==> flow/design.v <==
module rob#(parameter ROB_REGISTER_SIZE=41, 
           parameter ROB_NUM_REGS=8,
           parameter LOG_ROB_NUM_REGS=3)(
  input clk,
  input reset,
  input [2:0]   slot_id_input_sp,
  input [1:0]   valid_exception_input_sp,
  input [2:0]   addr_result_input_sp,
  input [15:0]  result_input_sp,
  input [15:0]  pc_input_sp,
  input         write_enable_input_sp, 
  input [1:0]   ex_vector_input_sp,
  input         ticketWE_input_sp, 
  input         ldBYTE,
  input [2:0]   slot_id_input_lp,
  input [1:0]   valid_exception_input_lp,
  input [2:0]   addr_result_input_lp,
  input [15:0]  result_input_lp,
  input [15:0]  pc_input_lp,
  input         write_enable_input_lp,
  input [1:0]   ex_vector_input_lp, 
  input ticketWE_input_lp, 
  input tail_increment_enable,
  input [2:0]rb,  
  input [2:0]rc,  
  output [15:0] result_head,
  output [2:0] addr_result_head,
  output        write_enable_RB,
  output [15:0] pc_output,
  output [1:0]  ex_vector_head,
  output ldBYTE_output,
  output reg[2:0]tail,
  output[ROB_REGISTER_SIZE-1:0] b,
  output[ROB_REGISTER_SIZE-1:0] c,
  output reg  empty
  );
  wire [2:0]increment_tail;
  wire [2:0]increment_head;
  reg [2:0]     head;
  wire[1:0]     valid_exception_head;
  reg enable_increment_head;
   rob_register_file #(ROB_NUM_REGS, LOG_ROB_NUM_REGS, ROB_REGISTER_SIZE) reorder_buffer(
  .clk(clk), 
  .reset(reset),
  .ra(head), 
  .a({addr_result_head, result_head,
      valid_exception_head, pc_output, ex_vector_head, ldBYTE_output, write_enable_RB}),
  .rb(rb),
  .b(b),
  .rc(rc),
  .c(c),
  .writeAddr_b(slot_id_input_sp),
  .d_b({addr_result_input_sp, result_input_sp, valid_exception_input_sp,
    pc_input_sp, ex_vector_input_sp, ldBYTE, write_enable_input_sp}),
  .writeEnable_b(ticketWE_input_sp),
  .d_a(41'h0000000000),
  .writeAddr_a(tail),
  .writeEnable_a(1'b1),
  .writeAddr_c(slot_id_input_lp),
  .d_c({addr_result_input_lp, result_input_lp, valid_exception_input_lp,
    pc_input_lp, ex_vector_input_lp, 1'b0, write_enable_input_lp}),
  .writeEnable_c(ticketWE_input_lp)
  );
  register #(LOG_ROB_NUM_REGS) tail_aux(
  .clk(clk),
  .reset(reset),
  .enable(tail_increment_enable),
  .d((increment_tail +1'b1)),
  .q(increment_tail)
  );
  register #(LOG_ROB_NUM_REGS) head_aux(
  .clk(clk),
  .reset(reset),
  .enable(enable_increment_head),
  .d((increment_head +1'b1)),
  .q(increment_head)
  );
  always @ (*)
  begin
      if(valid_exception_head==2'b10) begin 
        enable_increment_head<=1'b1;
      end
      else begin
        enable_increment_head<=1'b0;
      end
  end
  always @ (*)
  begin
    if((tail-head)==0 | (tail-head==1))begin
      empty<=1'b1;
    end
    else begin
      empty<=1'b0;
    end
    tail <=increment_tail;
    head <=increment_head;
  end
  always @ (*)
  begin
    if(reset==0)begin
        tail<=0;
        head<=0;
    end
  end
endmodule
module rob_register_file#(parameter NUM_REGISTERS = 8, parameter LOG_NUM_REGISTERS=3, parameter WIDTH = 41)
( 
  input clk,
  input [LOG_NUM_REGISTERS-1:0]ra,
  output reg [WIDTH-1:0] a,
  input [LOG_NUM_REGISTERS-1:0]rb,
  output reg [WIDTH-1:0] b,
  input [LOG_NUM_REGISTERS-1:0]rc,
  output reg [WIDTH-1:0] c,
  input [WIDTH-1:0] d_a,
  input [LOG_NUM_REGISTERS-1:0] writeAddr_a,
  input writeEnable_a, 
  input [WIDTH-1:0] d_b,
  input [LOG_NUM_REGISTERS-1:0] writeAddr_b,
  input writeEnable_b, 
  input [WIDTH-1:0] d_c,
  input [LOG_NUM_REGISTERS-1:0] writeAddr_c,
  input writeEnable_c, 
  input reset
  );
  wire [NUM_REGISTERS-1:0]write_enable_reg;
  wire [2*NUM_REGISTERS-1:0] port_sel__mux;
  wire [WIDTH*NUM_REGISTERS - 1:0] mux_out__reg_in;
  wire [WIDTH*NUM_REGISTERS - 1:0]concatenated_outputs;  
  always @(*)
    begin
      case(ra)
        3'b000: a <= concatenated_outputs[WIDTH-1:0];
        3'b001: a <= concatenated_outputs[2*WIDTH-1:WIDTH];
        3'b010: a <= concatenated_outputs[3*WIDTH-1:2*WIDTH];
        3'b011: a <= concatenated_outputs[4*WIDTH-1:3*WIDTH];
        3'b100: a <= concatenated_outputs[5*WIDTH-1:4*WIDTH];
        3'b101: a <= concatenated_outputs[6*WIDTH-1:5*WIDTH];
        3'b110: a <= concatenated_outputs[7*WIDTH-1:6*WIDTH];
        3'b111: a <= concatenated_outputs[8*WIDTH-1:7*WIDTH];
        default: a <= {36'hxxxxxxxxx,5'bxxxxx};
      endcase
      case(rb)
        3'b000: b <= concatenated_outputs[WIDTH-1:0];
        3'b001: b <= concatenated_outputs[2*WIDTH-1:WIDTH];
        3'b010: b <= concatenated_outputs[3*WIDTH-1:2*WIDTH];
        3'b011: b <= concatenated_outputs[4*WIDTH-1:3*WIDTH];
        3'b100: b <= concatenated_outputs[5*WIDTH-1:4*WIDTH];
        3'b101: b <= concatenated_outputs[6*WIDTH-1:5*WIDTH];
        3'b110: b <= concatenated_outputs[7*WIDTH-1:6*WIDTH];
        3'b111: b <= concatenated_outputs[8*WIDTH-1:7*WIDTH];
        default: b <= {36'hxxxxxxxxx,5'bxxxxxx};
      endcase
      case(rc)
        3'b000: c <= concatenated_outputs[WIDTH-1:0];
        3'b001: c <= concatenated_outputs[2*WIDTH-1:WIDTH];
        3'b010: c <= concatenated_outputs[3*WIDTH-1:2*WIDTH];
        3'b011: c <= concatenated_outputs[4*WIDTH-1:3*WIDTH];
        3'b100: c <= concatenated_outputs[5*WIDTH-1:4*WIDTH];
        3'b101: c <= concatenated_outputs[6*WIDTH-1:5*WIDTH];
        3'b110: c <= concatenated_outputs[7*WIDTH-1:6*WIDTH];
        3'b111: c <= concatenated_outputs[8*WIDTH-1:7*WIDTH];
        default: c <= {36'hxxxxxxxxx,5'bxxxxxx};
      endcase
    end
  genvar i;
  generate
    for (i=0; i<NUM_REGISTERS; i=i+1)
      begin: gen_regfile
        register #(WIDTH) my_register(.clk(clk), .d(mux_out__reg_in[(i + 1)*WIDTH - 1:i*WIDTH]),
          .enable(write_enable_reg[i]), 
          .reset(reset), 
          .q(concatenated_outputs[(i + 1)*WIDTH - 1:i*WIDTH]));
      end  
  endgenerate
  generate
    for (i=0; i<NUM_REGISTERS; i=i+1)
      begin: control_multi_writting
      port_selector #(3, 2) my_port_selector(.addr_a(writeAddr_a), .addr_b(writeAddr_b), 
       .addr_c(writeAddr_c), .we_a(writeEnable_a), .we_b(writeEnable_b), .we_c(writeEnable_c),
       .fixed_addr(i[2:0]), .we_output(write_enable_reg[i]), 
       .sel(port_sel__mux[i*2+1:i*2]));
      mux4_ #(WIDTH) my_mux(.a(d_a), .b(d_b), .c(d_c), .d({36'hxxxxxxxxx,5'bxxxxxx}), 
            .sel(port_sel__mux[i*2+1:i*2]),
            .out(mux_out__reg_in[(i + 1)*WIDTH - 1:i*WIDTH]));
      end 
  endgenerate
endmodule
module flip_flop(clk, d, enable, reset, q);
input clk, d, enable, reset;
output reg q;
always @(posedge clk)
begin
    if (reset == 0) begin
      q <= 0;  
    end
  else if (enable === 1) begin
      q <= d;
  end 
end
endmodule
module mux4_#(parameter WIDTH=16)(
  input [WIDTH-1:0] a,
  input [WIDTH-1:0] b,
  input [WIDTH-1:0] c,
  input [WIDTH-1:0] d,
  input [1:0] sel, 
  output reg   [WIDTH-1:0] out);
  always @(*)
  begin
    case(sel)
      2'b00 : out<=a;
      2'b01 : out<=b;
      2'b10 : out<=c;
      2'b11 : out<=d;
      default : out<= 16'hxxxx;
    endcase
  end
endmodule
module port_selector #(parameter ADDR_WIDTH=3, parameter LOG_PORT_NUM=2)(
	input[ADDR_WIDTH-1:0] addr_a,
	input[ADDR_WIDTH-1:0] addr_b,
	input[ADDR_WIDTH-1:0] addr_c,
	input we_a,
	input we_b,
	input we_c,
	input[ADDR_WIDTH-1:0] fixed_addr,  
	output reg we_output,
	output reg[LOG_PORT_NUM-1:0]sel  
);
	always @(*)begin
		if(we_a==1 & addr_a==fixed_addr) begin
			we_output<=1'b1;
			sel<=2'b00;  
		end
		else if(we_b==1 & addr_b==fixed_addr) begin
			we_output<=1'b1;
			sel<=2'b01; 
		     end
		else if(we_c==1 & addr_c==fixed_addr) begin
			we_output<=1'b1;
			sel<=2'b10;
		     end
		else begin
			we_output<=1'b0;
			sel<=2'b00;	
		end
	end
endmodule
module register#(parameter WIDTH = 16)
(
  input clk,
  input [WIDTH-1:0] d,
  input enable,
  input reset,
  output [WIDTH-1:0] q
  );
  genvar i;
  generate
    for (i=0; i< WIDTH; i=i+1)
      begin: gen_register
        flip_flop my_flip_flop(.clk(clk), .d(d[i]), .enable(enable), 
          .reset(reset), .q(q[i]));
      end
  endgenerate
endmodule
[Tool chain data of rob]
The steps from the RTL of rob to its reports follow in flow order.
Lines are those of the file above, counted from 1.
Not given: n/a
Design
  design top: rob
  clock input: clk
  library: sky130hd
  corner: tt_025C_1v80

[After elaboration]
Source: Yosys, flattened and elaborated, memories not mapped. Widths are those after wreduce. Registers that Yosys merges into a memory's read port (data or address) are not register bits. Print and check cells do not count. Equal cells are merged and count once.
Cells by class
  equal/unequal tests: 49
  mux-type cells: 37
  bitwise operators: 14
  reductions and logical operators: 9
Operator list (count)
  parallel mux 41 bit (select 3 bit): 7
  parallel mux 41 bit (select 8 bit): 2
  == test 3 bit with constant B: 16
  two-way mux 2 bit: 14
  == test 3 x 2 -> 1 bit with constant B: 8
  AND 1 bit: 14
  == test 2 x 1 -> 1 bit with constant B: 7
  == test 2 bit with constant B: 7
  zero test 2 bit: 7
  two-way mux 1 bit: 14
  == test 3 x 1 -> 1 bit with constant B: 4
  case equality test 1 bit with constant B: 7
  zero test 3 bit: 2
Word-level totals
  flip-flop bits (word level): 287
  bits of input ports: 98

[Logic depth]
Yosys ltp: most cells in a row. Word level: on the elaborated netlist, between registers, memories and ports. Mapped: between sequential cells and ports; inverters and the memories' decode and read muxes count.
Depth
  depth after elaboration: 6
  ABC_AREA: 0
  mapped depth: 6

[Netlist]
Yosys stat after the flow's synthesis: flattened, memories mapped to cells. It holds for the ABC_AREA given above (unset counts as 0); a run with the other value may have another netlist.
Totals and module areas in this step are rounded.
Synthesis totals
  cell count: 2161
  mapped area: 16800 um2
  area of sequential cells: 5750 um2
  flip-flop cells: 287
Cell types
  sky130_fd_sc_hd__dfxtp_1: count 287, area in all 5745.51 um2
  sky130_fd_sc_hd__nand2_1: count 560, area in all 2.1E+03 um2
  sky130_fd_sc_hd__a31oi_1: count 280, area in all 1751.68 um2
  sky130_fd_sc_hd__o21ai_0: count 220, area in all 1.1E+03 um2
  sky130_fd_sc_hd__mux4_2: count 27, area in all 608.083 um2
  sky130_fd_sc_hd__a22oi_1: count 72, area in all 540.518 um2
  sky130_fd_sc_hd__mux2_2: count 47, area in all 529.258 um2
  sky130_fd_sc_hd__a22o_1: count 59, area in all 516.746 um2
  sky130_fd_sc_hd__clkbuf_1: count 134, area in all 502.982 um2
  sky130_fd_sc_hd__buf_4: count 58, area in all 435.418 um2
  sky130_fd_sc_hd__buf_2: count 74, area in all 370.355 um2
  sky130_fd_sc_hd__mux2i_1: count 32, area in all 320.307 um2
  sky130_fd_sc_hd__a221o_1: count 31, area in all 310.298 um2
  sky130_fd_sc_hd__o21ai_1: count 60, area in all 300.288 um2
  sky130_fd_sc_hd__o2bb2ai_1: count 29, area in all 253.994 um2
  sky130_fd_sc_hd__a221oi_1: count 27, area in all 236.477 um2
  sky130_fd_sc_hd__o221ai_1: count 24, area in all 210.202 um2
  sky130_fd_sc_hd__a21oi_1: count 27, area in all 135.13 um2
Not listed: further types 26, cells in them 113.
By module: a second synthesis without flattening, with its own total; a netlist apart from the flattened one above.
Second synthesis, totals
  cells (unflattened synthesis): 2622
  area total of the unflattened synthesis: 29300 um2
Rows give one instance, submodules left out.
Modules
  flip_flop: instances 328, cells 3, area 36.3 um2
  mux4_ (WIDTH=41): instances 8, cells 51, area 1040 um2
  rob_register_file: instances 1, cells 1104, area 8000 um2
  port_selector: instances 8, cells 15, area 126 um2
  rob: instances 1, cells 6, area 37.5 um2
  register (WIDTH=41): instances 8, cells 0, area 0.0 um2

[Worst setup path after synthesis]
Path of least setup slack by OpenSTA after synthesis, without wires, with an ideal clock, recovery checks aside; 20% of the period is set as input and as output delay. Where synthesis merged equal registers, the netlist keeps one of their names.
Path post-synthesis
  path kind: in2out
  start point: input port rc[1]
  end point: output port c[29]
  period: 2.23 ns
  external input delay: 0.446 ns
  arrival time: 1.495 ns
  slack: 0.289 ns
  path delay: 1.049 ns
  driving pins on the path: 5
  buffers on the path: 2
  period reached after synthesis: 1.941 ns
"path delay" is the arrival time less input delay plus setup time.
At an output port there is no setup time.
"driving pins on the path": output pins that drive a net of the path, with the launching flip-flop's if there is one; two outputs of one cell count as two.
"period reached after synthesis" = period - worst setup slack (recovery checks aside). The figure is calculated, with input and output delays left at 20% of the set period.
Between the ends stands the longest chain of elaborated cells between them, by number of cells; it is not shown to be the way that was timed. Of several equally long chains one is given.
A line is the first line of the expression or statement that the cell stems from. Yosys adds cells for indexed reads and writes and turns some case tables into memories.
On the way, post-synthesis
  cells stage by stage: sky130_fd_sc_hd__buf_2 -> sky130_fd_sc_hd__buf_2 -> sky130_fd_sc_hd__mux2_2 -> sky130_fd_sc_hd__a221oi_1 -> sky130_fd_sc_hd__a21oi_1
  cells in the longest elaborated chain: 2
  elaborated cells on any way between the ends: 9
  RTL lines with such cells: 1
  classes of those cells: eq/ne (7); mux (1); reduce/logical (1)
Ends and longest elaborated chain, post-synthesis
  start: declaration: line 25  | input [2:0]rc,
  == test 3 bit: line 154  | case(rc)
  parallel mux 41 bit (select 8 bit): line 154
  end: declaration: line 34  | output[ROB_REGISTER_SIZE-1:0] c,

Add stored flow runs of rob

Top module rob; platform sky130hd; tools Yosys and OpenROAD; 2 stored runs in no particular order. Input and output delays are each 20% of the period that was set; the output load is 0.01 pF.
[run 1] settings: period_ns=2.78, CORE_UTILIZATION=59, SETUP_SLACK_MARGIN=0.42, PLACE_DENSITY_LB_ADDON=0.08, HOLD_SLACK_MARGIN=0.01, CORE_MARGIN=4, CELL_PAD_IN_SITES_DETAIL_PLACEMENT=2, ABC_AREA=0, SLEW_MARGIN=15, CAP_MARGIN=20
[run 1] result: did not finish, placement stopped with a tool error
[run 2] settings: period_ns=3.26, CORE_UTILIZATION=59, SETUP_SLACK_MARGIN=0.02, PLACE_DENSITY_LB_ADDON=0.23, CELL_PAD_IN_SITES_GLOBAL_PLACEMENT=2, CELL_PAD_IN_SITES_DETAIL_PLACEMENT=0, GPL_ROUTABILITY_DRIVEN=1, CTS_CLUSTER_SIZE=17, CTS_CLUSTER_DIAMETER=79, CAP_MARGIN=20, SLEW_MARGIN=30, MIN_ROUTING_LAYER=met1, CORE_MARGIN=2
[run 2] result: did not finish, placement stopped with FLW-0024
